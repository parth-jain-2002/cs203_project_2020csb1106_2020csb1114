==> flow/design.v <==
module master ( alarms, lights_on, heat_on, cool_on, sprink_on, pump_on, mod_reset, occupants_in,
                clk, reset, door, windows, fire, rain, lights, heat, cool, water_sprink, water_pump, occupants);
    input clk, reset, door, windows, fire, rain, lights, heat, cool, water_sprink, water_pump;
    input [7:0] occupants;
    output reg [7:0] occupants_in;
    output reg [2:0]alarms;
    output reg lights_on, heat_on, cool_on, sprink_on, pump_on, mod_reset;
    always @(posedge clk or posedge reset)begin  
        if (reset == 1'b1)begin
            lights_on = 1'b 0;   
            heat_on = 1'b 0;    
            cool_on = 1'b 0;    
            sprink_on = 1'b 0;  
            pump_on = 1'b 0;    
            alarms = 3'b 000;   
            mod_reset = 1'b 1;
            #10
            mod_reset = 1'b 0;
        end
        else begin
            alarms = {fire, door|windows, rain};     
            lights_on = lights;  
            heat_on = heat;  
            cool_on = cool;  
            occupants_in = occupants;    
            pump_on = water_pump;    
            sprink_on = water_sprink;    
        end
    end
endmodule
module door(clk, magnetic_sensor, alarm, locked);
    input magnetic_sensor, locked, clk;
    output reg alarm;
    always @(posedge clk) begin
        if((magnetic_sensor == 1'b 0) && (locked == 1'b 1))  
            alarm = 1'b 1;   
        else
            alarm = 1'b 0;
    end
endmodule
module fire(clk, f_sensor,f_alarm);
    input f_sensor, clk;
    output reg f_alarm;
    always @(posedge clk)
        f_alarm = f_sensor;
endmodule
module rain(clk, rain_sensor,rain_alarm);
    input clk, rain_sensor;
    output reg rain_alarm;
    always @(posedge clk) begin
        rain_alarm = rain_sensor;
    end
endmodule
module window (clk, alarm, shatter);
    input clk, shatter;
    output reg alarm;
    always @(posedge clk) begin
        alarm = shatter;
    end
endmodule
module alarms(state, clk, reset, fire, burglar, rain);
    input [2:0] state;   
    input clk, reset;
    output reg fire, burglar, rain;
    always @(posedge clk or posedge reset) begin
        if (reset == 1) begin
            fire = 1'b0;
            burglar = 1'b0;
            rain = 1'b0;
        end
        else begin
            fire = state[2];
            burglar = state[1];
            rain = state[0];
        end
    end
endmodule
module visitor_counter(clk, reset, ir_sensor1, ir_sensor2,curr_visitor);
    input clk, reset, ir_sensor1,ir_sensor2;
    output reg [7:0] curr_visitor;
    reg [1:0] state;
    always @(posedge clk or posedge reset) begin
        if (reset == 1) begin
            state = 2'b00;
            curr_visitor = 0;
        end
        else begin
            if (state == 2'b11)
                if (ir_sensor1 == 1'b0 && ir_sensor2 == 1'b0) state = 2'b00;
            if (state == 2'b00)begin
                if (ir_sensor1 == 1'b1 && ir_sensor2 == 1'b0) state = 2'b10;
                if (ir_sensor1 == 1'b0 && ir_sensor2 == 1'b1) state = 2'b01;
            end
            if (state == 2'b10)begin     
                if (ir_sensor1 == 1'b0 && ir_sensor2 == 1'b1) begin  
                    state = 2'b11; 
                    curr_visitor = curr_visitor+1;  
                end
                else state = state;  
            end
            if (state == 2'b01)begin     
                if (ir_sensor1 == 1'b1 && ir_sensor2 == 1'b0) begin  
                    state = 2'b11; 
                    curr_visitor = curr_visitor - 1;  
                end
                else state = state;  
            end
        end
    end
endmodule
module ext_lights(clk, lum_sen, ext_light, reset);
    input [7:0] lum_sen;
    input clk, reset;
    output reg ext_light;
    always @(posedge clk or posedge reset) begin
        if (reset == 1'b1) ext_light = 1'b0;
        else begin 
            if(lum_sen<8'b01000000)  
                ext_light = 1'b1;
            else
                ext_light = 1'b0;
        end
    end
endmodule
module light_control(int_light, lum_sen, clk, reset, motion_sen, ir_sen, manual);
    input [7:0] lum_sen;
    input clk, motion_sen, ir_sen, manual, reset;
    output reg int_light;
    always @(posedge clk or posedge reset)begin
        if (reset == 1'b1 )int_light = 1'b 0;
        else begin
            if (manual == 0 && lum_sen < 8'b00010000 ) begin  
                if(ir_sen == 1'b1 || motion_sen == 1'b1)begin
                    if(motion_sen == 1'b1)
                        int_light = 1'b1;
                    else
                        int_light = 1'b0;    
                end
                else
                    int_light = int_light;
            end
            else int_light = int_light;  
        end
    end
endmodule
module temp_control (heat, cool, clk, temp, reset);
    input [7:0] temp;
    input clk, reset;
    output reg heat, cool;
    always @(posedge clk or posedge reset) begin
        if (reset == 1'b1)begin
            heat = 1'b0;
            cool = 1'b0;
        end
        else begin
            if(temp< 65) begin   
                heat = 1'b1;
                cool = 1'b0;
            end
            else if(temp> 90) begin  
                heat = 1'b0;
                cool = 1'b1;
            end
            else begin   
                heat = 1'b0;
                cool = 1'b0;
            end
        end
    end
endmodule
module water(moisture_sensor, water_sensor, clk ,pump, sprinkler, reset);
    input [7:0] moisture_sensor;
    input [1:0] water_sensor;
    input clk, reset;
    output reg pump, sprinkler;
    always @(posedge clk or posedge reset) begin
        if (reset == 1'b1)begin
            pump = 1'b0;
            sprinkler = 1'b0;
        end
        else begin
            if(water_sensor == 2'b11)
                pump = 1'b0;     
            else
                pump =1'b1;      
            if (water_sensor >= 2'b 10)begin     
                if (moisture_sensor < 8'b01000000)   
                    sprinkler = 1'b1;    
                else if (moisture_sensor > 8'b10000000)  
                    sprinkler = 1'b0;    
            else sprinkler = 1'b0;   
            end 
        end
    end
endmodule
From RTL to reports: visitor_counter

Tool output for the design above, in the order of the flow.
Line numbers count from 1 in the design file above.
The mark -- stands for no value.

Top module: visitor_counter
Clock: clk
Standard-cell library: sky130hd
Corner: tt_025C_1v80

Word-level counts

Source: Yosys, flattened and elaborated, memories not mapped. Widths are those after wreduce; folded enables and synchronous resets count as part of the registers. Registers that Yosys merges into a memory's read port (data or address) are not register bits. Print and check cells do not count. Equal cells are merged and count once.

Flip-flop bits (word level): 10
Memories kept: 0
Memory bits (read-only): 0
RAM bits: 0
Bits in latches: 0
Input bits: 4
Clocked read ports x word width: 0
Cells after elaboration: 26
Output and inout bits: 8

Reductions and logical operators: 4
Shift-type cells: 0
Mux-type cells: 13
Equal/unequal tests: 3
Bitwise logic cells: 2
Add/subtract/negate cells: 2
$lt $le $gt $ge: 0
Divide/modulo/power cells: 0
Multiply operators: 0

Operators with widths:

| kind                                      | number |
| two-way mux 8 bit                         | 4 |
| two-way mux 2 bit                         | 9 |
| adder 8 x 1 -> 8 bit with constant B      | 1 |
| subtractor 8 x 1 -> 8 bit with constant B | 1 |
| == test 2 bit with constant B             | 2 |
| logical AND 1 bit                         | 3 |
| inverter 1 bit                            | 2 |
| == test 2 x 1 -> 1 bit with constant B    | 1 |
| zero test 2 bit                           | 1 |

Depth

Longest topological path by Yosys (ltp), each cell counted once; first at word level (registers and memories cut), then after technology mapping (sequential cells cut; the memories' decode and read muxes count).

Depth after elaboration: 12
ABC_AREA: 0
Depth in mapped cells: 10
Gate-level depth less buffers: 10

Synthesis result

The flow's flattened synthesis, as Yosys stat reports it; memories are mapped. The netlist is that of the ABC_AREA named above (0 if unset); the other value can give another one.

Flip-flops: 14
Mapped area: 1,103.6 µm²
Cell count: 119

Cells by type:

| type                       | number |
| sky130_fd_sc_hd__dfrtp_1   | 13 |
| sky130_fd_sc_hd__xnor2_1   | 9 |
| sky130_fd_sc_hd__ha_1      | 6 |
| sky130_fd_sc_hd__nor2_1    | 10 |
| sky130_fd_sc_hd__and3b_1   | 4 |
| sky130_fd_sc_hd__xor2_1    | 4 |
| sky130_fd_sc_hd__a21oi_1   | 6 |
| sky130_fd_sc_hd__dfstp_2   | 1 |
| sky130_fd_sc_hd__nand2_1   | 7 |
| sky130_fd_sc_hd__buf_6     | 2 |
| sky130_fd_sc_hd__inv_1     | 6 |
| sky130_fd_sc_hd__o211ai_1  | 3 |
| sky130_fd_sc_hd__nor4_4    | 1 |
| sky130_fd_sc_hd__mux2i_1   | 2 |
| sky130_fd_sc_hd__o21ai_0   | 4 |
| sky130_fd_sc_hd__o2111ai_1 | 2 |
| sky130_fd_sc_hd__mux2_4    | 1 |
| sky130_fd_sc_hd__nand3_1   | 3 |

Not listed: further types 26, cells in them 35.

Timing after synthesis

Path of least setup slack by OpenSTA after synthesis, without wires, with an ideal clock, recovery checks aside; 20% of the period is set as input and as output delay. Where synthesis merged equal registers, the netlist keeps one of their names.

Path type: input to register
Start: in ir_sensor1
End: reg curr_visitor[6]
Required time: 2.504 ns
External input delay: 0.526 ns
Setup slack: 0.393 ns
Period: 2.63 ns
Launch time at the first pin: 0.526 ns
Path delay: 1.711 ns
Arrival: 2.111 ns
Setup time: 0.126 ns
Stages on the path: 10
Synthesis period reached: 2.237 ns

"path delay" = arrival - input delay + setup time.
"stages on the path": output pins that drive a net of the path, with the launching flip-flop's if there is one; two outputs of one cell count as two.
"synthesis period reached" is the clock period less the worst setup slack; recovery checks do not enter. This is arithmetic on one report: input and output delays are still those of the set period (20% each).
The rows between start and end are the longest chain of elaborated cells between them; the timing report does not say that the signal goes this way. Where chains are equally long, one stands for them.
Each line given opens the expression or statement behind the cell; cells for indexed reads and writes are added by Yosys, which also makes memories of some case tables.
A register here has more assigning lines than the two given.

Path through: sky130_fd_sc_hd__inv_1 > sky130_fd_sc_hd__ha_1 > sky130_fd_sc_hd__and3b_1 > sky130_fd_sc_hd__nand2_1 > sky130_fd_sc_hd__mux2i_1 > sky130_fd_sc_hd__ha_1 > sky130_fd_sc_hd__o2111ai_1 > sky130_fd_sc_hd__nor3_1 > sky130_fd_sc_hd__o211ai_1 > sky130_fd_sc_hd__xnor2_1
Cells in the longest elaborated chain: 12
Elaborated cells between the ends (all ways): 19
Those cells by class: 1 x add/sub; 2 x eq/ne; 11 x mux; 1 x logic; 4 x reduce/logical

RTL lines, path after synthesis:

| what                      | line | RTL |
| from (decl)               | 79   | `input clk, reset, ir_sensor1,ir_sensor2;` |
| inverter 1 bit            | 89   | `if (ir_sensor1 == 1'b0 && ir_sensor2 == 1'b0) state = 2'b00;` |
| logical AND 1 bit         | 89   |  |
| two-way mux 2 bit         | 89   |  |
| two-way mux 2 bit         | 88   | `if (state == 2'b11)` |
| two-way mux 2 bit         | 91   | `if (ir_sensor1 == 1'b1 && ir_sensor2 == 1'b0) state = 2'b10;` |
| two-way mux 2 bit         | 92   | `if (ir_sensor1 == 1'b0 && ir_sensor2 == 1'b1) state = 2'b01;` |
| two-way mux 2 bit         | 90   | `if (state == 2'b00)begin` |
| == test 2 bit             | 94   | `if (state == 2'b10)begin` |
| two-way mux 8 bit         | 94   |  |
| subtractor 8 x 1 -> 8 bit | 104  | `curr_visitor = curr_visitor - 1;` |
| two-way mux 8 bit         | 102  | `if (ir_sensor1 == 1'b1 && ir_sensor2 == 1'b0) begin` |
| two-way mux 8 bit         | 101  | `if (state == 2'b01)begin` |
| to (assign)               | 97   | `curr_visitor = curr_visitor+1;` |
| to (assign)               | 104  |  |
| to (decl)                 | 80   | `output reg [7:0] curr_visitor;` |

Timing after layout

From the final timing report of flow run A: the path of least setup slack in the routed layout; clock arrival at registers is part of the times.

Path type: input to register
Start: in ir_sensor2
End: reg curr_visitor[7]
Launch time at the first pin: 0.50 ns
Setup slack: 0.15 ns
Period: 2.52 ns
Stages on the path: 8
Required time: 2.73 ns
Arrival: 2.58 ns
External input delay: 0.50 ns
Setup time: 0.07 ns

The rows between start and end are the longest chain of elaborated cells between them; the timing report does not say that the signal goes this way. Where chains are equally long, one stands for them.
A register here has more assigning lines than the two given.

Path through: sky130_fd_sc_hd__clkdlybuf4s50_1 > sky130_fd_sc_hd__ha_2 > sky130_fd_sc_hd__buf_4 > sky130_fd_sc_hd__nand3b_1 > sky130_fd_sc_hd__nor4_4 > sky130_fd_sc_hd__mux2_4 > sky130_fd_sc_hd__o221ai_2 > sky130_fd_sc_hd__xnor2_1
Cells in the longest elaborated chain: 12
Elaborated cells between the ends (all ways): 19
Those cells by class: 1 x add/sub; 2 x eq/ne; 11 x mux; 1 x logic; 4 x reduce/logical

RTL lines, path after layout:

| what                      | line | RTL |
| from (decl)               | 79   | `input clk, reset, ir_sensor1,ir_sensor2;` |
| inverter 1 bit            | 89   | `if (ir_sensor1 == 1'b0 && ir_sensor2 == 1'b0) state = 2'b00;` |
| logical AND 1 bit         | 89   |  |
| two-way mux 2 bit         | 89   |  |
| two-way mux 2 bit         | 88   | `if (state == 2'b11)` |
| two-way mux 2 bit         | 91   | `if (ir_sensor1 == 1'b1 && ir_sensor2 == 1'b0) state = 2'b10;` |
| two-way mux 2 bit         | 92   | `if (ir_sensor1 == 1'b0 && ir_sensor2 == 1'b1) state = 2'b01;` |
| two-way mux 2 bit         | 90   | `if (state == 2'b00)begin` |
| == test 2 bit             | 94   | `if (state == 2'b10)begin` |
| two-way mux 8 bit         | 94   |  |
| subtractor 8 x 1 -> 8 bit | 104  | `curr_visitor = curr_visitor - 1;` |
| two-way mux 8 bit         | 102  | `if (ir_sensor1 == 1'b1 && ir_sensor2 == 1'b0) begin` |
| two-way mux 8 bit         | 101  | `if (state == 2'b01)begin` |
| to (assign)               | 97   | `curr_visitor = curr_visitor+1;` |
| to (assign)               | 104  |  |
| to (decl)                 | 80   | `output reg [7:0] curr_visitor;` |

--- measured runs ---
visitor_counter through Yosys and OpenROAD on sky130hd: 2 stored runs, unordered, with their settings and measured results. The constraints put input and output delay at 20% of the set period each and load the outputs with 0.01 pF.
"clock period achieved": clock period set for the run, less the worst setup slack. It is reckoned from that one timing run; input and output delays stay at 20% of the period that was set.
By "total design power" is meant OpenSTA's value without simulated activity: inputs other than the clock are taken to toggle once in ten clock periods, and the tool carries that through the logic.
Settings: -- = not set for that run.

| name                                         | flow run A | flow run B |
| period_ns                                    | 2.52       | 4.14       |
| CORE_UTILIZATION                             | 33         | 40         |
| PLACE_DENSITY_LB_ADDON                       | 0.11       | --         |
| CELL_PAD_IN_SITES_GLOBAL_PLACEMENT           | 0          | --         |
| CELL_PAD_IN_SITES_DETAIL_PLACEMENT           | 0          | --         |
| TNS_END_PERCENT                              | 20         | --         |
| CTS_CLUSTER_SIZE                             | 84         | --         |
| SLEW_MARGIN                                  | 0          | 20         |
| MIN_ROUTING_LAYER                            | met1       | --         |
| CAP_MARGIN                                   | 20         | 20         |
| CORE_MARGIN                                  | 2          | 2          |
| post-synthesis cell area (µm²)               | 1,103.6    | 1,103.6    |
| full die area (µm²)                          | 3,822.9    | 3,195.1    |
| standard-cell area of the final layout (µm²) | 1,525.2    | 1,251.2    |
| utilization after routing                    | 0.488      | 0.466      |
| setup slack of the worst path (ns)           | 0.149      | 0.960      |
| total design power (uW)                      | 1,410      | 763.7      |
| clock period achieved (ns)                   | 2.371      | 3.180      |
--- end ---
